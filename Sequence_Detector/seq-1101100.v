==> flow/design.v <==
module Seq(input x , clk , rst,output reg y);
parameter A = 3'b000;
parameter B = 3'b001;
parameter C = 3'b010;
parameter D = 3'b011;
parameter E = 3'b100;
parameter F = 3'b101;
parameter G = 3'b110;
reg [2:0]p,n;
always @(posedge clk , posedge rst)
begin 
if(rst) n = A ; 
else 
begin 
case({p})					
A : begin 
y = 0;
if(x) n = B;
else n = A; end
B: begin 
y = 0;
if(x) n = C;
else n = A; end
C : begin 
y = 0;
if(x) n = C;
else n = D; end
D: begin 
y = 0;
if(x) n = E;
else n = A; end
E : begin 
y = 0;
if(x) n = F;
else n = A; end
F : begin 
y = 0;
if(x) n = C;
else n = G;
end
G : begin 
y = 0;
if(x) n  = E;
else 		
begin n = A; y = 1'b1; end
end
endcase
p = n;
end
end
endmodule
# [From RTL to reports: Seq]
# Tool output for the design above, in the order of the flow.
# Lines are those of the file above, counted from 1.
# Library cell names are shortened.
# Not given: n/a
[design] top="Seq" clock_port="clk" library="sky130hd" pvt_corner="tt_025C_1v80"

# [Word-level counts]
# Yosys after proc, flatten, opt, wreduce and memory -nomap, before mapping. Memory bits, and registers merged into a memory's read port (data or address), are not among the register bits. Print and check cells are not counted.
[bits] reg_bits=7 output_inout_bits=1
[classes] n_eq=6 muxes=9 logic=1 reduce_logical=5
[ops] cell="3-bit parallel mux with 6-bit select" n=1
[ops] cell="3-bit equality test with constant B" n=3
[ops] cell="3-bit 2-to-1 mux" n=3
[ops] cell="3-bit by 2-bit equality test with 1-bit output with constant B" n=2
[ops] cell="6-bit OR reduction" n=1
[ops] cell="3-bit by 1-bit equality test with 1-bit output with constant B" n=1
[ops] cell="3-bit logical NOT" n=1
[ops] cell="1-bit 2-to-1 mux" n=3
[ops] cell="2-bit AND reduction" n=1
[ops] cell="2-bit nonzero test" n=1
[ops] cell="2-bit OR reduction" n=1
[ops] cell="1-bit parallel mux with 2-bit select" n=1
[ops] cell="2-bit 2-to-1 mux" n=1
[ops] cell="1-bit NOT" n=1

# [Longest topological paths]
# Yosys ltp: most cells in a row. Word level: on the elaborated netlist, between registers, memories and ports. Mapped: between sequential cells and ports; inverters and the memories' decode and read muxes count.
[depth] ltp_word=4 abc_area=0 mapped_depth=4 depth_no_buf=3

# [Netlist]
# Source: synth_stat.txt of the flow (Yosys; design flattened, memories mapped). It holds for the ABC_AREA given above (unset counts as 0); a run with the other value may have another netlist.
# Totals and module areas in this step are rounded.
[mapped] cell_count=48 synth_area_mm2=0.00048 flip_flops=10
[types] type="dfrtp_1" n=6
[types] type="edfxtp_1" n=4
[types] type="nor3_1" n=4
[types] type="a31oi_1" n=3
[types] type="a21oi_1" n=3
[types] type="buf_2" n=3
[types] type="inv_1" n=4
[types] type="o21ai_0" n=3
[types] type="nand2b_1" n=2
[types] type="nand3_1" n=2
[types] type="a21oi_2" n=1
[types] type="a311oi_1" n=1
[types] type="and2b_2" n=1
[types] type="o32ai_1" n=1
[types] type="or3b_1" n=1
[types] type="nand2_1" n=2
[types] type="nor2_1" n=2
[types] type="o31ai_1" n=1
# Not listed: further types 4, cells in them 4.

# [Worst setup path after synthesis]
# Path of least setup slack by OpenSTA after synthesis, without wires, with an ideal clock, recovery checks aside; 20% of the period is set as input and as output delay. Where synthesis merged equal registers, the netlist keeps one of their names.
[synth_timing] path_kind="register -> register" start="register p[1]" end="register p[2]" tclk_ps=1450 setup_time_ps=265 launch_ps=0 arrival_time_ps=1012 t_required_ps=1185 path_slack_ps=173 delay_ps=1277 stages=5 period_less_setup_slack_ps=1277
# "delay_ps" is the arrival time less input delay plus setup time.
# "stages": output pins that drive a net of the path, with the launching flip-flop's if there is one; two outputs of one cell count as two.
# "period_less_setup_slack_ps" = period - worst setup slack (recovery checks aside). The figure is calculated, with input and output delays left at 20% of the set period.
# The rows between start and end are the longest chain of elaborated cells between them; the timing report does not say that the signal goes this way. Where chains are equally long, one stands for them.
# Each line given opens the expression or statement behind the cell; cells for indexed reads and writes are added by Yosys, which also makes memories of some case tables.
[synth_between] path_cell_list="edfxtp_1 -> buf_2 -> inv_1 -> a311oi_1 -> or3_1" elab_chain_len=3 cells_between=9 classes_between="eq/ne (6); mux (1); reduce/logical (2)"
[synth_lines] element="from (decl)" line=9 source="reg [2:0]p,n;"
[synth_lines] element="from (assign)" line=48 source="p = n;"
[synth_lines] element="3-bit equality test" line=15 source="case({p})"
[synth_lines] element="2-bit OR reduction"
[synth_lines] element="3-bit parallel mux with 6-bit select" line=15
[synth_lines] element="to (assign)" line=48
[synth_lines] element="to (decl)" line=9

# [Timing after layout]
# Path of least setup slack in the final report of stored run 2 (OpenROAD, finished layout, wires in). Where an end is a register, its clock arrival counts in the times.
# The report prints the path's times to 10 ps; the period is as set.
[layout_timing] path_kind="register -> register" start="register p[1]" end="register p[2]" tclk_ps=835 setup_time_ps=250 launch_ps=260 arrival_time_ps=1390 t_required_ps=850 path_slack_ps=-540 stages=4
# The rows between start and end are the longest chain of elaborated cells between them; the timing report does not say that the signal goes this way. Where chains are equally long, one stands for them.
[layout_between] path_cell_list="edfxtp_1 -> and2b_2 -> nor3_2 -> or3_1" elab_chain_len=3 cells_between=9 classes_between="eq/ne (6); mux (1); reduce/logical (2)"
[layout_lines] element="from (decl)" line=9 source="reg [2:0]p,n;"
[layout_lines] element="from (assign)" line=48 source="p = n;"
[layout_lines] element="3-bit equality test" line=15 source="case({p})"
[layout_lines] element="2-bit OR reduction"
[layout_lines] element="3-bit parallel mux with 6-bit select" line=15
[layout_lines] element="to (assign)" line=48
[layout_lines] element="to (decl)" line=9

# 2 stored runs of Seq in the flow (synthesis by Yosys, layout by OpenROAD, sky130hd cells), in arbitrary order. Constraints: input delay and output delay 20% of the set period each, output load 0.01 pF.
# "clock_period_reached_ps" is the run's clock period less its worst setup slack. It is reckoned from that one timing run; input and output delays stay at 20% of the period that was set.
# "timing.worst_path_ps" means the part of the period allowed to the worst setup path (the constraints hold back 20% at inputs and 20% at outputs) less its slack; where the path has registers, the arrival times of their clocks count too.
# "final_power_uw": no workload was simulated; the value follows from the tool's default switching activity.
# "timing.worst_path_ps" is known to 10 ps.
# Results are given in rounded form.
run="stored run 1" settings period_ns=1.61 CORE_UTILIZATION=59 SETUP_SLACK_MARGIN=0.14 PLACE_DENSITY_LB_ADDON=0.16 CELL_PAD_IN_SITES_GLOBAL_PLACEMENT=3 CELL_PAD_IN_SITES_DETAIL_PLACEMENT=1 TNS_END_PERCENT=85 ABC_AREA=1 GPL_TIMING_DRIVEN=1 CAP_MARGIN=20 CORE_MARGIN=2 SLEW_MARGIN=20
run="stored run 1" outcome="not finished: floorplanning ended with error PDN-0185"
run="stored run 2" settings period_ns=0.835 CORE_UTILIZATION=42 SETUP_SLACK_MARGIN=0.25 PLACE_DENSITY_LB_ADDON=0.17 CELL_PAD_IN_SITES_GLOBAL_PLACEMENT=0 TNS_END_PERCENT=45 CTS_CLUSTER_SIZE=98 MAX_ROUTING_LAYER="met4" CAP_MARGIN=20 CORE_MARGIN=2 SLEW_MARGIN=20
run="stored run 2" results clock_period_reached_ps=1376 synthArea_mm2=0.00048 die_mm2=0.0014 final_power_uw=1500 post_route_stdcell_area_mm2=0.00079 ws_setup_ps=-540 layout_utilization_frac=0.72 setupTns_ps=-4600 timing.worst_path_ps=1380 critical_path_type="register -> register"
